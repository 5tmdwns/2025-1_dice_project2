==> flow/design.v <==
`timescale 1ns / 1ps
module baudgen_tx #(
		    parameter BAUD_DIV = 1250
		    )(
		      input wire  rst,
		      input wire  clk,
		      input wire  baud_clk_en,
		      output wire baud_clk
		      );
   localparam N = $clog2(BAUD_DIV);
   reg [N-1:0] 			  divide_cnt = 0;
   assign baud_clk = (divide_cnt == 0) ? baud_clk_en : 0;
   always @(posedge clk) begin
      if (rst) divide_cnt <= 0;
      else begin
	 if (baud_clk_en) divide_cnt <= (divide_cnt == BAUD_DIV - 1) ? 0 : divide_cnt + 1;
	 else divide_cnt <= BAUD_DIV - 1;
      end
   end
endmodule
`timescale 1ns / 1ps
module husky_request(
		     input wire       clk,
		     input wire       rst,
		     input wire       req_husky_start,
		     input wire [7:0] req_husky_cmd,
		     input wire [7:0] req_husky_data_len,
		     output reg       req_husky_done,
		     output wire      tx_husky
		     );
   localparam PACKET_LEN = 3'd6;
   wire 			      tx_husky_ready;
   reg [7:0] 			      tx_husky_packet [0:5];
   reg [2:0] 			      byte_index;
   reg [2:0] 			      state, next_state;
   reg [7:0] 			      tx_husky_data;
   reg 				      tx_husky_start;
   uart_tx
     uart_tx_husky_inst (
			 .clk(clk),
			 .rst(rst),
			 .tx_start(tx_husky_start),
			 .tx_data(tx_husky_data),
			 .tx(tx_husky),
			 .tx_ready(tx_husky_ready));
   always @(*) begin
      tx_husky_packet[0] = 8'h55;
      tx_husky_packet[1] = 8'hAA;
      tx_husky_packet[2] = 8'h11;
      tx_husky_packet[3] = req_husky_data_len;
      tx_husky_packet[4] = req_husky_cmd;
      tx_husky_packet[5] = tx_husky_packet[0] + tx_husky_packet[1] + tx_husky_packet[2] + tx_husky_packet[3] + tx_husky_packet[4];
   end
   localparam IDLE = 3'b000;
   localparam BUILD = 3'b001;
   localparam LOAD = 3'b010;
   localparam SEND = 3'b011;
   localparam WAIT = 3'b100;
   localparam DONE = 3'b101;
   always @(posedge clk) begin
      if (rst) begin
	 state <= IDLE;
	 byte_index <= 3'd0;
      end
      else begin
	 state <= next_state;
	 if (state == LOAD) tx_husky_data <= tx_husky_packet[byte_index];
	 if (state == WAIT && tx_husky_ready && byte_index < PACKET_LEN - 3'd1) byte_index <= byte_index + 3'd1;
	 if (state == DONE) byte_index <= 3'd0;
      end
   end
   always @(*) begin
      next_state = state;
      tx_husky_start = 1'b0;
      req_husky_done = 1'b0;
      case (state)
	IDLE : begin
	   if (req_husky_start) next_state = BUILD;
	end
	BUILD : begin
	   next_state = LOAD;
	end
	LOAD : begin
	   tx_husky_start = 1'b1;
	   next_state = SEND;
	end
	SEND : begin
	   next_state = WAIT;
	end
	WAIT : begin
	   if (tx_husky_ready) next_state = (byte_index == PACKET_LEN - 3'd1) ? DONE : LOAD;
	end
	DONE : begin
	   req_husky_done = 1'b1;
	   next_state = IDLE;
	end
      endcase
   end
endmodule
`timescale 1ns / 1ps
module uart_tx(
	       input wire 	clk,
	       input wire 	rst,
	       input wire 	tx_start,
	       input wire [7:0] tx_data,
	       output reg 	tx,
	       output reg 	tx_ready
	       );
   wire 			baud_clk;
   reg [9:0] 			shifter;
   reg [3:0] 			bit_counter;
   reg [7:0] 			tx_data_reg;
   reg 				shifter_rst;
   reg 				baud_clk_en;
   reg [1:0] 			state, next_state;
   localparam IDLE = 2'b00;
   localparam START = 2'b01;
   localparam TRANS = 2'b10;
   baudgen_tx
     baudgen_tx_inst (
		      .rst(rst),
		      .clk(clk),
		      .baud_clk_en(baud_clk_en),
		      .baud_clk(baud_clk));
   always @(posedge clk) begin
      if (rst) tx_data_reg <= 8'd0;
      else begin
	 if (tx_start == 1'b1 && state == IDLE) tx_data_reg <= tx_data;
      end
   end
   always @(posedge clk) begin
      if (rst) begin
	 shifter <= 10'b11_1111_1111;
	 bit_counter <= 4'd0;
      end
      else begin
	 if (shifter_rst == 1'b1) begin
	    shifter <= {tx_data_reg, 2'b01};
	    bit_counter <= 4'd0;
	 end
	 else if (shifter_rst == 1'b0 && baud_clk == 1'b1) begin
	    shifter <= {1'b1, shifter[9:1]};
	    bit_counter <= bit_counter + 4'd1;
	 end
	 tx <= shifter[0];
      end
   end
   always @(posedge clk) begin
      if (rst) state <= IDLE;
      else state <= next_state;
   end
   always @(*) begin
      next_state = state;
      baud_clk_en = 1'b0;
      case (state) 
	IDLE : begin
	   shifter_rst = 1'b0;
	   tx_ready = 1'b1;
	   if (tx_start == 1'b1) next_state = START;
	end
	START : begin
	   shifter_rst = 1'b1;
	   baud_clk_en = 1'b1;
	   tx_ready = 1'b0;
	   next_state = TRANS;
	end
	TRANS : begin
	   shifter_rst = 1'b0;
	   baud_clk_en = 1'b1;
	   tx_ready = 1'b0;
	   if (bit_counter == 4'd11) next_state = IDLE;
	end
	default : begin
	   shifter_rst = 1'b0;
	   tx_ready = 1'b0;
	end
      endcase
   end
endmodule
* Reports on husky_request
The steps from the RTL of husky_request to its reports follow in flow order.
Line numbers count from 1 in the design file above.
Cell names lack the library's common part.
Not given: --
- Top module :: husky_request
- Clock :: clk
- Cell library :: sky130hd
- Library corner :: tt_025C_1v80

* Word-level counts
Yosys after proc, flatten, opt, wreduce and memory -nomap, before mapping. Print and check cells are not counted. Equal cells are merged and count once.
- Bits in registers :: 50
- Output and inout bits :: 2
- Memory cells :: 0
- Elaborated cells :: 74
- Bits in writable memories :: 0
- ROM bits :: 0
- Bits in latches :: 0
- Input bits :: 19
- Clocked read ports x word width :: 0
- $mul :: 0
- Reduce/logical cells :: 18
- Magnitude comparators :: 1
- Bitwise operators :: 3
- Shifts and indexed selects :: 0
- Add/subtract/negate cells :: 5
- Div/mod/pow operators :: 0
- Equality and inequality tests :: 18
- Mux-type cells :: 18
** Operators by type and width (count)
- 8-bit case mux with 6-bit select :: 1
- 11-bit two-way mux :: 2
- 10-bit two-way mux :: 2
- 3-bit case mux with 6-bit select :: 1
- 3-bit by 2-bit equality test with 1-bit output (second input constant) :: 4
- 3-bit equality test (second input constant) :: 4
- 11-bit by 1-bit adder with 11-bit output (second input constant) :: 1
- 11-bit equality test (second input constant) :: 1
- 11-bit zero test :: 1
- 3-bit two-way mux :: 3
- 5-bit by 8-bit adder with 8-bit output (first input constant) :: 1
- 8-bit adder :: 1
- 2-bit inequality test (second input constant) :: 3
- 2-bit OR reduction :: 3
- 3-bit by 1-bit equality test with 1-bit output (second input constant) :: 2
- 3-bit zero test :: 2
- 3-bit AND reduction :: 2
- 6-bit nonzero test :: 1
- 2-bit case mux with 3-bit select :: 1
- 1-bit two-way mux :: 6
- 1-bit logical AND :: 4
- 4-bit by 1-bit adder with 4-bit output (second input constant) :: 1
- 4-bit equality test (second input constant) :: 1
- 2-bit two-way mux :: 2
- 1-bit NOT :: 3
- 3-bit by 1-bit adder with 3-bit output (second input constant) :: 1
- 3-bit < comparator (second input constant) :: 1
- 3-bit nonzero test :: 1
Not listed: further kinds 7, cells in them 7.

* Logic depth
Yosys ltp: most cells in a row. Word level: on the elaborated netlist, between registers, memories and ports. Mapped: between sequential cells and ports; inverters and the memories' decode and read muxes count.
- Word-level depth :: 7
- ABC_AREA :: 1
- Mapped depth :: 11
- Gate-level depth less buffers :: 11

* After synthesis
The flow's flattened synthesis, as Yosys stat reports it; memories are mapped. The netlist is that of the ABC_AREA named above (0 if unset); the other value can give another one.
- Area of sequential cells :: 1171.1 um^2
- Cell area after synthesis :: 2852.7 um^2
- Cells in the netlist :: 378
- Buffers :: 6
- Flip-flops :: 54
** Cell types
- dfxtp_1 :: count 45, area in all 900.864 um^2
- nand2_1 :: count 85, area in all 319.056 um^2
- ha_1 :: count 24, area in all 300.288 um^2
- edfxtp_1 :: count 9, area in all 270.259 um^2
- inv_1 :: count 52, area in all 195.187 um^2
- nand3_1 :: count 30, area in all 150.144 um^2
- nor2_1 :: count 40, area in all 150.144 um^2
- a21oi_1 :: count 29, area in all 145.139 um^2
- o21ai_0 :: count 18, area in all 90.086 um^2
- nand4_1 :: count 6, area in all 37.536 um^2
- nand3_2 :: count 3, area in all 30.029 um^2
- a221oi_1 :: count 3, area in all 26.275 um^2
- nand2_2 :: count 4, area in all 25.024 um^2
- fa_1 :: count 1, area in all 20.019 um^2
- nor2_8 :: count 1, area in all 20.019 um^2
- a31oi_1 :: count 3, area in all 18.768 um^2
- xor2_1 :: count 2, area in all 17.517 um^2
- nor2_2 :: count 2, area in all 12.512 um^2
Other cell types: 15; their cells: 21.

* Timing after synthesis
Path of least setup slack by OpenSTA after synthesis, without wires, with an ideal clock, recovery checks aside; 20% of the period is set as input and as output delay. Where synthesis merged equal registers, the netlist keeps one of their names.
- Kind :: input port to flip-flop
- Start point :: input port req_husky_cmd[4]
- End point :: register tx_husky_data[5]
- Path slack :: 0.561 ns
- Data required time :: 2.301 ns
- Arrival time :: 1.740 ns
- Delay of the path :: 1.495 ns
- Setup time :: 0.269 ns
- Path buffers :: 0
- Stages on the path :: 8
- Input delay :: 0.514 ns
- Clock period :: 2.57 ns
- Launch time at the first pin :: 0.514 ns
- Synthesis period reached :: 2.009 ns
"delay of the path" = arrival - input delay + setup time.
"stages on the path" counts driving pins, that of a launching flip-flop among them; a cell with two outputs on the path counts twice.
"synthesis period reached" = period - worst setup slack (recovery checks aside). The figure is calculated, with input and output delays left at 20% of the set period.
Between the ends stands the longest chain of elaborated cells between them, by number of cells; it is not shown to be the way that was timed. Of several equally long chains one is given.
Each line given opens the expression or statement behind the cell; cells for indexed reads and writes are added by Yosys, which also makes memories of some case tables.
- Cell sequence :: inv_1 ha_1 inv_1 ha_1 or2_2 a21oi_1 nand3b_1 a21oi_1
- Cells in the longest elaborated chain :: 2
- Elaborated cells between the ends (all ways) :: 2
- RTL lines with such cells :: 2
- Those cells by class :: add/sub: 1; mux: 1
** Ends and longest elaborated chain, post-synthesis
- start, declared :: line 26 : input wire [7:0] req_husky_cmd,
- 8-bit adder :: line 52 : tx_husky_packet[5] = tx_husky_packet[0] + tx_husky_packet[1] + tx_husky_packet[2] + tx_husky_packet[3] + tx_hu ...
- 8-bit case mux with 6-bit select :: line 67 : if (state == LOAD) tx_husky_data <= tx_husky_packet[byte_index];
- end, assigned :: line 67
- end, declared :: line 36 : reg [7:0] tx_husky_data;

Memo
Re: implementation data of husky_request

Settings of 2 stored flow runs for module husky_request (sky130hd), not sorted in any way. The constraints put input and output delay at 20% of the set period each and load the outputs with 0.01 pF.

* Stored run 1
** Files
==> flow/run.sh <==
#!/bin/bash
# the make line also repeats the synthesis and layout settings of config.mk as NAME=value (left out here)
make -C /OpenROAD-flow-scripts/flow DESIGN_CONFIG=/design/flow/config.mk WORK_HOME=/design/flow/orfs CLKGATE_MAP_FILE= finish
==> flow/config.mk <==
export PLATFORM = sky130hd
export DESIGN_NAME = husky_request
export DESIGN_NICKNAME = husky_request
export VERILOG_FILES = /design/flow/design.v
export SDC_FILE = /design/flow/constraint.sdc
export NUM_CORES = 4
export LEC_CHECK = 0
export ABC_AREA = 1
export CAP_MARGIN = 20
export CELL_PAD_IN_SITES_DETAIL_PLACEMENT = 2
export CORE_ASPECT_RATIO = 0.91
export CORE_MARGIN = 2
export CORE_UTILIZATION = 55
export CTS_CLUSTER_DIAMETER = 34
export CTS_CLUSTER_SIZE = 36
export HOLD_SLACK_MARGIN = 0.05
export MAX_ROUTING_LAYER = met5
export MIN_ROUTING_LAYER = met2
export PLACE_DENSITY = 0.38
export SETUP_SLACK_MARGIN = 0.02
export SLEW_MARGIN = 20
==> flow/constraint.sdc <==
create_clock -name core_clock -period 2.34 [get_ports {clk}]
set_input_delay 0.4680 -clock core_clock [delete_from_list [all_inputs] [get_ports {clk}]]
set_output_delay 0.4680 -clock core_clock [all_outputs]
set_load 0.01 [all_outputs]
** Results
No results, placement failed with DPL-0033.

* Stored run 2
** Files
==> flow/run.sh <==
#!/bin/bash
# the make line also repeats the synthesis and layout settings of config.mk as NAME=value (left out here)
make -C /OpenROAD-flow-scripts/flow DESIGN_CONFIG=/design/flow/config.mk WORK_HOME=/design/flow/orfs CLKGATE_MAP_FILE= finish
==> flow/config.mk <==
export PLATFORM = sky130hd
export DESIGN_NAME = husky_request
export DESIGN_NICKNAME = husky_request
export VERILOG_FILES = /design/flow/design.v
export SDC_FILE = /design/flow/constraint.sdc
export NUM_CORES = 4
export LEC_CHECK = 0
export CAP_MARGIN = 20
export CELL_PAD_IN_SITES_DETAIL_PLACEMENT = 0
export CORE_MARGIN = 8
export CORE_UTILIZATION = 64
export PLACE_DENSITY_LB_ADDON = 0.08
export SLEW_MARGIN = 30
==> flow/constraint.sdc <==
create_clock -name core_clock -period 1.43 [get_ports {clk}]
set_input_delay 0.2860 -clock core_clock [delete_from_list [all_inputs] [get_ports {clk}]]
set_output_delay 0.2860 -clock core_clock [all_outputs]
set_load 0.01 [all_outputs]
** Results
No results, routing failed with DPL-0038.
