==> flow/design.v <==
`timescale 1ns / 1ps
module buzzer(
	      input wire 	clk,  
	      input wire 	rst,  
	      input wire [15:0] distance,  
	      input wire 	valid,  
	      output reg 	buzzer           
	      );
   reg [31:0] 			tone_cnt = 0;
   reg [31:0] 			tone_period = 15000;  
   reg [31:0] 			beep_cnt = 0;
   reg [31:0] 			beep_period = 0;
   reg 				tone_en = 0;
   always @(posedge clk) begin
      if (rst) begin
         beep_period <= 0;
      end else if (valid) begin
         if (distance < 10)
           beep_period <= 100000;    
         else if (distance < 15)
           beep_period <= 300000;    
         else if (distance < 20)
           beep_period <= 600000;    
         else if (distance < 25)
           beep_period <= 1200000;   
         else if (distance < 30)
           beep_period <= 2400000;   
         else
           beep_period <= 32'hFFFFFFFF;  
      end
   end
   always @(posedge clk) begin
      if (rst) begin
         beep_cnt <= 0;
         tone_en <= 0;
      end else if (beep_period == 32'hFFFFFFFF) begin
         tone_en <= 0;                
         beep_cnt <= 0;
      end else begin
         beep_cnt <= beep_cnt + 1;
         if (beep_cnt >= beep_period) begin
            beep_cnt <= 0;
            tone_en <= ~tone_en;     
         end
      end
   end
   always @(posedge clk) begin
      if (rst) begin
         tone_cnt <= 0;
         buzzer <= 0;
      end else if (!tone_en) begin
         tone_cnt <= 0;
         buzzer <= 0;
      end else begin
         tone_cnt <= tone_cnt + 1;
         if (tone_cnt < tone_period / 2)
           buzzer <= 1;
         else if (tone_cnt < tone_period)
           buzzer <= 0;
         else
           tone_cnt <= 0;
      end
   end
endmodule
==> Step by step through the tools: buzzer <==
Tool output for the design above, in the order of the flow.
Line numbers count from 1 in the design file above.
Operators carry their Yosys type and port widths (W data, S select, Z words).
Library cell names are shortened.
{ "setup": {"top": "buzzer", "clock_port": "clk", "library": "sky130hd", "corner": "tt_025C_1v80"} }

==> Word level <==
Counts by Yosys on the flattened word-level netlist (proc, flatten, opt, wreduce; memories kept). Register bits leave out memories and registers merged into their read ports (data or address). Print and check cells are left out. Cells with the same type and inputs are merged into one.
{ "word_totals": {"out_inout_bits": 1, "word_cells": 30, "ff_bits": 98} }
{ "op_classes": {"n_reduce_logical": 4, "equal": 1, "addsub": 2, "n_cmp": 8, "n_mux": 9, "n_logic": 1} }
{ "ops": {"columns": ["operator", "count"], "rows": [
  ["$mux W32", 7],
  ["$add A32 B1 Y32 const B", 2],
  ["$lt A16 B5 Y1 const B", 3],
  ["$lt A16 B4 Y1 const B", 2],
  ["$lt A32 B13 Y1 const B", 1],
  ["$lt A32 B14 Y1 const B", 1],
  ["$ge A32 B32 Y1", 1],
  ["$eq A32 B32 Y1 const B", 1],
  ["$reduce_or A2 Y1", 2],
  ["$reduce_or A3 Y1", 1],
  ["$reduce_bool A2 Y1", 1],
  ["$mux W1", 2],
  ["$not A1 Y1", 1]
]} }

==> Longest topological paths <==
Depth = most cells in a row (Yosys ltp): at word level without a register or memory, in the mapped netlist without a sequential cell, where the memories' decode and read muxes count.
{ "depth": {"word_depth": 6, "ABC_AREA": 0, "ltp_mapped": 9, "ltp_nobuf": 8} }

==> Netlist <==
Source: synth_stat.txt of the flow (Yosys; design flattened, memories mapped). It holds for the ABC_AREA given above (unset counts as 0); a run with the other value may have another netlist.
{ "types": {"columns": ["cell", "count", "type_area_um2"], "rows": [
  ["dfxtp_1", 80, 1.6E+03],
  ["ha_1", 34, 425.408],
  ["xor2_1", 25, 218.96],
  ["nor2_1", 58, 217.709],
  ["xnor2_1", 17, 148.893],
  ["nand3_1", 27, 135.13],
  ["inv_1", 27, 101.347],
  ["a21oi_1", 20, 100.096],
  ["nand4_1", 16, 100.096],
  ["nand2_1", 25, 93.84],
  ["nor2_4", 8, 90.086],
  ["a211oi_1", 10, 75.072],
  ["and4_1", 4, 35.034],
  ["nor4_1", 5, 31.28],
  ["a21o_1", 4, 30.029],
  ["nor3_1", 6, 30.029],
  ["o21a_1", 4, 30.029],
  ["a221oi_1", 3, 26.275]
]} }
Other cell types: 35; their cells: 60.
{ "synth_totals": {"mapped_cells": 433, "mapped_area_um2": 3962.6, "ffs": 80, "buffers": 13, "seqArea_um2": 1601.5} }

==> Timing after synthesis <==
OpenSTA on the mapped netlist: ideal clock, no wires. The path of least setup slack (recovery checks aside). Input and output delay are each 20% of the period. Register names are those of the netlist, which keeps one name where synthesis merged equal registers.
{ "synth_path": {"path_type": "register to register", "startpoint": "register beep_period[30]", "endpoint": "register beep_cnt[10]", "path_stages": 9, "path_buffers": 1, "arrival_ns": 2.186, "launch_ns": 0.000, "delay_ns": 2.250, "slack_ns": 0.430, "clock_period_ns": 2.68, "period_less_setup_slack_ns": 2.25} }
"delay_ns" is the arrival time less input delay plus setup time.
"path_stages" counts driving pins, that of a launching flip-flop among them; a cell with two outputs on the path counts twice.
"period_less_setup_slack_ns" = period - worst setup slack (recovery checks aside). The figure is calculated, with input and output delays left at 20% of the set period.
Between the ends stands the longest chain of elaborated cells between them, by number of cells; it is not shown to be the way that was timed. Of several equally long chains one is given.
Each line given opens the expression or statement behind the cell; cells for indexed reads and writes are added by Yosys, which also makes memories of some case tables.
At most two assigning lines are given for a register; there are more.
{ "synth_via": {"cell_sequence": "dfxtp_1 inv_1 ha_1 and4_1 a221o_1 a211oi_1 nand3b_1 buf_4 nor2_1", "elab_chain_cells": 2, "cone_cells": 3, "cone_classes": "compare: 1; eq/ne: 1; reduce/logical: 1"} }
{ "synth_lines": {"columns": ["element", "line_no", "source"], "rows": [
  ["from (decl)", 12, "reg [31:0] beep_period = 0;"],
  ["from (assign)", 16, "beep_period <= 0;"],
  ["from (assign)", 19, "beep_period <= 100000;"],
  ["$ge A32 B32 Y1", 41, "if (beep_cnt >= beep_period) begin"],
  ["$reduce_or A3 Y1", null, null],
  ["to (assign)", 40, "beep_cnt <= beep_cnt + 1;"],
  ["to (assign)", 42, "beep_cnt <= 0;"],
  ["to (decl)", 11, "reg [31:0] beep_cnt = 0;"]
]} }

==> Timing after layout <==
Path of least setup slack in the final report of job 1 (OpenROAD, finished layout, wires in). Where an end is a register, its clock arrival counts in the times.
{ "layout_path": {"path_type": "register to register", "startpoint": "register beep_period[19]", "endpoint": "register beep_cnt[31]", "path_buffers": 2, "clock_period_ns": 2.04, "path_stages": 11, "arrival_ns": 2.47, "slack_ns": -0.20, "launch_ns": 0.34} }
Between the ends stands the longest chain of elaborated cells between them, by number of cells; it is not shown to be the way that was timed. Of several equally long chains one is given.
At most two assigning lines are given for a register; there are more.
{ "layout_via": {"cell_sequence": "dfxtp_2 inv_4 ha_4 nand4_1 or3_4 a2111oi_4 o41ai_2 nand3b_1 buf_6 buf_12 nor2_4", "elab_chain_cells": 2, "cone_cells": 3, "cone_classes": "compare: 1; eq/ne: 1; reduce/logical: 1"} }
{ "layout_lines": {"columns": ["element", "line_no", "source"], "rows": [
  ["from (decl)", 12, "reg [31:0] beep_period = 0;"],
  ["from (assign)", 16, "beep_period <= 0;"],
  ["from (assign)", 19, "beep_period <= 100000;"],
  ["$ge A32 B32 Y1", 41, "if (beep_cnt >= beep_period) begin"],
  ["$reduce_or A3 Y1", null, null],
  ["to (assign)", 40, "beep_cnt <= beep_cnt + 1;"],
  ["to (assign)", 42, "beep_cnt <= 0;"],
  ["to (decl)", 11, "reg [31:0] beep_cnt = 0;"]
]} }

Lab notebook: buzzer

buzzer through Yosys and OpenROAD on sky130hd: 2 stored runs, unordered, with their settings and measured results. The constraints put input and output delay at 20% of the set period each and load the outputs with 0.01 pF.
By "achieved clock period" is meant the clock period of the run minus its worst setup slack. This is arithmetic on one report: input and output delays are still those of the set period (20% each).
"time on the worst setup path" means the part of the period allowed to the worst setup path (the constraints hold back 20% at inputs and 20% at outputs) less its slack; where the path has registers, the arrival times of their clocks count too.
"power consumption": no workload was simulated; the value follows from the tool's default switching activity.

==> job 1: settings <==
{ "period_ns": 2.04, "CORE_UTILIZATION": 21, "SETUP_SLACK_MARGIN": 0.47, "PLACE_DENSITY": 0.44, "CORE_ASPECT_RATIO": 0.72, "CORE_MARGIN": 2, "CELL_PAD_IN_SITES_GLOBAL_PLACEMENT": 3, "CELL_PAD_IN_SITES_DETAIL_PLACEMENT": 1, "TNS_END_PERCENT": 85, "ABC_AREA": 0, "CAP_MARGIN": 20, "SLEW_MARGIN": 20 }
==> job 1: results <==
achieved clock period: 2.238 ns
standard-cell area after layout: 6,042.0 sq um
sum of negative setup slack: -5.468 ns
post-route utilization: 32.8 %
netlist area reported by Yosys: 3,962.6 sq um
total die area: 19,999.1 sq um
power consumption: 0.003877 W
lowest setup slack: -0.198 ns
time on the worst setup path: 2.24 ns
worst setup path kind: register to register
worst hold slack in the final report: 0.477 ns

==> job 2: settings <==
{ "period_ns": 3.06, "CORE_UTILIZATION": 42, "CORE_ASPECT_RATIO": 1.73, "CELL_PAD_IN_SITES_GLOBAL_PLACEMENT": 0, "CELL_PAD_IN_SITES_DETAIL_PLACEMENT": 1, "TNS_END_PERCENT": 80, "ABC_AREA": 1, "GPL_TIMING_DRIVEN": 1, "CTS_CLUSTER_SIZE": 13, "SLEW_MARGIN": 25, "MIN_ROUTING_LAYER": "met1", "MAX_ROUTING_LAYER": "met5", "CAP_MARGIN": 20, "CORE_MARGIN": 2 }
==> job 2: results <==
post-route utilization: 49.5 %
netlist area reported by Yosys: 4,222.8 sq um
power consumption: 0.002368 W
sum of negative setup slack: 0.000 ns
time on the worst setup path: 2.36 ns
worst setup path kind: register to register
achieved clock period: 2.364 ns
worst hold slack in the final report: 0.448 ns
total die area: 10,902.7 sq um
lowest setup slack: 0.696 ns
standard-cell area after layout: 4,907.2 sq um
