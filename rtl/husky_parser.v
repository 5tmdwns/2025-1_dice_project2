==> flow/design.v <==
`timescale 1ns / 1ps
module baudgen_rx #(
		    parameter BAUD_DIV = 1250
		    )(
		      input wire  rst,
		      input wire  clk,
		      input wire  baud_clk_en,
		      output wire baud_clk
		      );
   localparam N = $clog2(BAUD_DIV);
   localparam M = $clog2(BAUD_DIV >> 1);
   reg [N-1:0] 			  divide_cnt = 0;
   assign baud_clk = (divide_cnt == M) ? baud_clk_en : 0;
   always @(posedge clk) begin
      if (rst) divide_cnt <= 0;
      else begin
	 if (baud_clk_en) divide_cnt <= (divide_cnt == BAUD_DIV - 1) ? 0 : divide_cnt + 1;
	 else divide_cnt <= BAUD_DIV - 1;
      end
   end
endmodule
`timescale 1ns / 1ps
module husky_parser(
		    input wire 	     clk,
		    input wire 	     rst,
		    input wire 	     rx_husky,
		    input wire 	     req_bluetooth_done,
		    output reg 	     req_bluetooth_start,
		    output reg [7:0] req_bluetooth_data,
		    output reg [15:0] origin_x,
            output reg [15:0] target_x,
            output reg [15:0] origin_y,
            output reg [15:0] target_y
		    );
   wire 			     rx_husky_done;
   wire [7:0] 			     rx_husky_data;
   uart_rx
     uart_rx_husky_inst (
			 .clk(clk),
			 .rst(rst),
			 .rx(rx_husky),
			 .rx_done(rx_husky_done),
			 .rx_data(rx_husky_data));
   localparam IDLE = 4'b0000;
   localparam HEADER1 = 4'b0001;
   localparam HEADER2 = 4'b0010;
   localparam ADDR = 4'b0011;
   localparam LEN = 4'b0100;
   localparam CMD = 4'b0101;
   localparam DATA_LOAD = 4'b0111;
   localparam DATA_WAIT = 4'b1000;
   localparam SEND = 4'b1001;
   localparam SEND_WAIT = 4'b1010;
   reg [3:0] 			     state, next_state;
   reg [3:0] 			     byte_count;
   reg [7:0] 			     buffer [0:9];
   reg [3:0] 			     send_index;
   always @(posedge clk) begin
      if (rst) begin
	 state <= IDLE;
	 byte_count <= 4'd0;
	 send_index <= 4'd1;
	 req_bluetooth_start <= 1'b0;
	 req_bluetooth_data <= 8'd0;
      end 
      else begin
	 state <= next_state;
	 req_bluetooth_start <= 1'b0;
	 case (state)
	   IDLE : begin
	      if (rx_husky_done && rx_husky_data == 8'h55) next_state <= HEADER1;
	   end
	   HEADER1 : begin
              if (rx_husky_done && rx_husky_data == 8'hAA) next_state <= HEADER2;
	   end
	   HEADER2 : begin
              if (rx_husky_done && rx_husky_data == 8'h11) next_state <= ADDR;
	   end
	   ADDR : begin
              if (rx_husky_done) next_state <= LEN;
	   end
	   LEN : begin
              if (rx_husky_done) next_state <= CMD;
	   end
	   CMD : begin
              if (rx_husky_done && rx_husky_data == 8'h2B) begin
		 next_state <= DATA_LOAD;
		 byte_count <= 4'd0;
              end
	   end
	   DATA_LOAD : begin
	      buffer[byte_count] <= rx_husky_data;
	      next_state <= DATA_WAIT;
	   end
	   DATA_WAIT : begin
	      if (rx_husky_done) begin
		 if (byte_count == 4'd9) begin
		    next_state <= SEND;
		    byte_count <= 4'd0;
		    send_index <= 4'd1;
		 end
		 else begin
		    byte_count <= byte_count + 4'd1;
		    next_state <= DATA_LOAD;
		 end
	      end
	   end
	   SEND : begin
	      req_bluetooth_data <= buffer[send_index];
	      req_bluetooth_start <= 1'b1;
	      next_state <= SEND_WAIT;
	   end
	   SEND_WAIT : begin
	    if (req_bluetooth_done) begin
		 if (send_index == 4'd8) begin
		    origin_x <= {buffer[2], buffer[1]};
		    origin_y <= {buffer[4], buffer[3]};
		    target_x <= {buffer[6], buffer[5]};
		    target_y <= {buffer[8], buffer[7]};
		    send_index <= 4'd1;
		    next_state <= IDLE;
		 end
		 else begin
		    send_index <= send_index + 4'd1;
		    next_state <= SEND;
		 end
	    end
	   end
	 endcase
      end
   end
endmodule
`timescale 1ns / 1ps
module uart_rx(
	input wire clk,
	input wire rst,
	input wire rx,
	output reg rx_done,
	output reg [7:0] rx_data
    );
	wire baud_clk;
	reg baud_clk_en, bit_counter_rst, load, rx_temp;
	reg [1:0] state, next_state;
	reg [3:0] bit_counter;
	reg [9:0] raw_rx_data;
	localparam IDLE = 2'b00;
	localparam RECEIVE = 2'b01;
	localparam LOAD = 2'b10;
	localparam DONE = 2'b11;
	baudgen_rx
	baudgen_rx_inst (
		.rst(rst),
		.clk(clk),
		.baud_clk_en(baud_clk_en),
		.baud_clk(baud_clk));
	always @(posedge clk) begin
		if (rst) begin
			state <= IDLE;
			bit_counter <= 4'd0;
			rx_data <= 8'd0;
			rx_temp <= 1'b1;
			raw_rx_data <= 10'd0;
			end 
		else begin
			rx_temp <= rx;
			state <= next_state;
			if (bit_counter_rst) bit_counter <= 4'd0;
			else if (baud_clk) bit_counter <= bit_counter + 4'd1;
			if (baud_clk) raw_rx_data <= {rx_temp, raw_rx_data[9:1]};
			if (load) rx_data <= raw_rx_data[8:1];
		end
	end
	always @(posedge clk) begin
		if (rst) state <= IDLE;
		else state <= next_state;
	end
	always @(*) begin
		next_state = state;
		case (state)
			IDLE : begin
				baud_clk_en = 1'b0;
				bit_counter_rst = 1'b1;
				load = 1'b0;
				rx_done = 1'b0;
				if (rx_temp == 1'b0) next_state = RECEIVE;
			end
			RECEIVE : begin
				baud_clk_en = 1'b1;
				bit_counter_rst = 1'b0;
				load = 1'b0;
				rx_done = 1'b0;
				if (bit_counter == 4'd10) next_state = LOAD;
			end
			LOAD : begin
				baud_clk_en = 1'b0;
				bit_counter_rst = 1'b0;
				load = 1'b1;
				rx_done = 1'b0;
				next_state = DONE;
			end
			DONE : begin
				baud_clk_en = 1'b0;
				bit_counter_rst = 1'b0;
				load = 1'b0;
				rx_done = 1'b1;
				next_state = IDLE;
			end
			default : begin
				baud_clk_en = 1'b0;
				bit_counter_rst = 1'b0;
				load = 1'b0;
				rx_done = 1'b0;
			end
		endcase
	end
endmodule
* From RTL to reports: husky_parser
The steps from the RTL of husky_parser to its reports follow in flow order. Lines are those of the file above, counted from 1. Library cell names are shortened. A cell with -- has no value.
Inputs: design top husky_parser, clock input clk, library sky130hd, library corner tt_025C_1v80

* Word-level counts
Counts by Yosys on the flattened word-level netlist (proc, flatten, opt, wreduce; memories kept). Register bits leave out memories and registers merged into their read ports (data or address). Print and check cells are left out. Cells with the same type and inputs are merged into one. Memory sizes are those after Yosys's memory passes, which may raise the word count (mostly to a power of two), join words into wider ones and drop unused or constant bits.
Cells by class: $add $sub $neg 4, $mul 0, divide/modulo/power cells 0, order comparisons 0, equal/unequal tests 32, shifts and indexed selects 0, muxes and demuxes 37, bitwise logic cells 2, reduce/logical cells 20
Operators by type and width (count):
- 4-bit two-way mux | 19
- 4-bit parallel mux with 10-bit select | 1
- 4-bit equality test with constant B | 6
- 11-bit two-way mux | 2
- 4-bit parallel mux with 2-bit select | 2
- 8-bit two-way mux | 2
- 3-bit OR reduction | 5
- 2-bit inequality test with constant B | 7
- 4-bit by 1-bit adder with 4-bit output with constant B | 3
- 4-bit by 3-bit equality test with 1-bit output with constant B | 3
- 11-bit by 1-bit adder with 11-bit output with constant B | 1
- 11-bit equality test with constant B | 1
- 11-bit by 4-bit equality test with 1-bit output with constant B | 1
- 10-bit AND reduction | 1
- 10-bit nonzero test | 1
- 2-bit by 1-bit inequality test with 1-bit output with constant B | 4
- 4-bit by 2-bit equality test with 1-bit output with constant B | 2
- 4-bit AND reduction | 2
- 8-bit by 5-bit equality test with 1-bit output with constant B | 1
- 8-bit by 6-bit equality test with 1-bit output with constant B | 1
- 8-bit by 7-bit equality test with 1-bit output with constant B | 1
- 8-bit equality test with constant B | 1
- 2-bit parallel mux with 4-bit select | 1
- 1-bit parallel mux with 2-bit select | 4
- 1-bit logical AND | 4
- 2-bit equality test with constant B | 2
- 2-bit nonzero test | 2
- 4-bit by 1-bit equality test with 1-bit output with constant B | 1
Not listed: further kinds 9, cells in them 14.
Bit counts: register bits 53, bits in latches 0, memory bits (writable) 128, bits in read-only memories 0, memories 1, bits of input ports 4, output and inout bits 73
Memory list:
- buffer | words 16, width 8, RTL line 56 | reg [7:0] buffer [0:9];

* Logic depth
Longest topological path by Yosys (ltp), each cell counted once; first at word level (registers and memories cut), then after technology mapping (sequential cells cut; the memories' decode and read muxes count).
Depth: depth after elaboration 6, ABC_AREA 1, gate-level depth with buffers 11, depth with buffers taken out 9

* Synthesis result
The flow's flattened synthesis, as Yosys stat reports it; memories are mapped. The netlist is that of the ABC_AREA named above (0 if unset); the other value can give another one. Totals and module areas in this step are rounded.
Cell types (count):
- edfxtp_1 | 196
- dfxtp_1 | 58
- nand2_1 | 291
- nand3_1 | 91
- nor2_1 | 110
- inv_1 | 77
- a21oi_1 | 18
- o21ai_0 | 18
- ha_1 | 7
- buf_6 | 7
- nand4_1 | 11
- o21ai_1 | 13
- nand2_2 | 10
- buf_2 | 11
- nor3_1 | 11
- buf_4 | 6
- xor2_1 | 5
- o211ai_1 | 4
Not listed: further types 20, cells in them 41.
Mapped netlist: cell count 985, synthesis area 10340 um2, sequential area 7047 um2, mapped flip-flops 254

* Path before layout
Source: OpenSTA report_checks on the synthesized netlist (no wires, ideal clock, input and output delay 20% of the period each), path of least setup slack; recovery checks are left aside. Register names are those of the netlist, which keeps one name where synthesis merged equal registers.
Timing after synthesis: path kind flip-flop to flip-flop, from register send_index[1], to register origin_x[0], period 3760 ps, setup time 644 ps, time at the first pin 0 ps, arrival time 7243 ps, setup slack -4127 ps, delay of the path 7887 ps, stages on the path 9, path buffers 2, period reached after synthesis 7887 ps
"delay of the path" is the arrival time less input delay plus setup time. "stages on the path": output pins that drive a net of the path, with the launching flip-flop's if there is one; two outputs of one cell count as two. "period reached after synthesis" is the clock period less the worst setup slack; recovery checks do not enter. This is arithmetic on one report: input and output delays are still those of the set period (20% each). The rows between start and end are the longest chain of elaborated cells between them; the timing report does not say that the signal goes this way. Where chains are equally long, one stands for them. Each line given opens the expression or statement behind the cell; cells for indexed reads and writes are added by Yosys, which also makes memories of some case tables. At most two assigning lines are given for a register; there are more.
Between the ends, after synthesis: path through dfxtp_1 -> inv_1 -> buf_2 -> buf_2 -> ha_1 -> nand2_1 -> nor2_1 -> inv_1 -> nor4_1, cells in the longest elaborated chain 2, elaborated cells on any way between the ends 2, RTL lines with such cells 1, classes of those cells eq/ne: 1; reduce/logical: 1
RTL lines, path after synthesis:
- from (decl) | RTL line 57 | reg [3:0] send_index;
- from (assign) | RTL line 62 | send_index <= 4'd1;
- from (assign) | RTL line 124 | send_index <= send_index + 4'd1;
- 4-bit equality test | RTL line 115 | if (send_index == 4'd8) begin
- 4-bit AND reduction
- to (decl) | RTL line 30 | output reg [15:0] origin_x,

* Timing after layout
Path of least setup slack in the final report of flow run 2 (OpenROAD, finished layout, wires in). Where an end is a register, its clock arrival counts in the times. The path's times are printed in steps of 10 ps; the period is the one set.
Timing post-layout: path kind input port to flip-flop, from input port rst, to memory buffer[2][6], period 4970 ps, setup time 360 ps, time at the first pin 990 ps, arrival time 3190 ps, setup slack 1940 ps, stages on the path 4, path buffers 1
The rows between start and end are the longest chain of elaborated cells between them; the timing report does not say that the signal goes this way. Where chains are equally long, one stands for them. The path ends at the enable pin of a flip-flop; only ways to that pin are counted.
Between the ends, post-layout: path through clkdlybuf4s50_1 -> nor2_1 -> nand3_1 -> nor2_1, cells in the longest elaborated chain 1, elaborated cells on any way between the ends 2, RTL lines with such cells 1, classes of those cells mux: 2
RTL lines, path post-layout:
- from (decl) | RTL line 25 | input wire rst,
- 4-bit two-way mux | RTL line 59 | if (rst) begin
- to (decl) | RTL line 56 | reg [7:0] buffer [0:9];

## Implementation results

Flow measurements of husky_parser on sky130hd: 2 stored runs with different settings, listed in no order. Input and output delays are each 20% of the period that was set; the output load is 0.01 pF.
By "clock period achieved" is meant the clock period of the run minus its worst setup slack. This is arithmetic on one report: input and output delays are still those of the set period (20% each).
"critical setup path time" = time allowed to the worst setup path (clock period - input delay - output delay, where it has them) - its slack; a late launch clock adds to it, a late capture clock takes from it.
By "power" is meant OpenSTA's value without simulated activity: inputs other than the clock are taken to toggle once in ten clock periods, and the tool carries that through the logic.
"critical setup path time" is known to 10 ps.
Values from the reports are rounded here.

* Flow run 1 | settings: period_ns 2.21; CORE_UTILIZATION 66; PLACE_DENSITY_LB_ADDON 0.25; HOLD_SLACK_MARGIN 0.06; CORE_ASPECT_RATIO 0.7; CORE_MARGIN 4; CELL_PAD_IN_SITES_DETAIL_PLACEMENT 2; TNS_END_PERCENT 85; GPL_TIMING_DRIVEN 1; CTS_CLUSTER_SIZE 52; CAP_MARGIN 30; SLEW_MARGIN 25; MAX_ROUTING_LAYER met4 | did not finish, placement stopped with DPL-0033
* Flow run 2 | settings: period_ns 4.97; CORE_UTILIZATION 57; SETUP_SLACK_MARGIN 1.09; PLACE_DENSITY 0.62; CORE_ASPECT_RATIO 0.82; CORE_MARGIN 9; CELL_PAD_IN_SITES_GLOBAL_PLACEMENT 1; ABC_AREA 1; GPL_TIMING_DRIVEN 1; GPL_ROUTABILITY_DRIVEN 1; CAP_MARGIN 15; MIN_ROUTING_LAYER met2; SLEW_MARGIN 20 | results: setup TNS 0 ps; area inside the die boundary 23330 um2; critical setup path time 2030 ps; worst setup path type input port to flip-flop; power 4.497 mW; post-synthesis cell area 10340 um2; clock period achieved 3027 ps; worst setup slack after layout 1943 ps; final utilization 0.685; standard-cell area after layout 12130 um2; worst hold slack after layout 450 ps
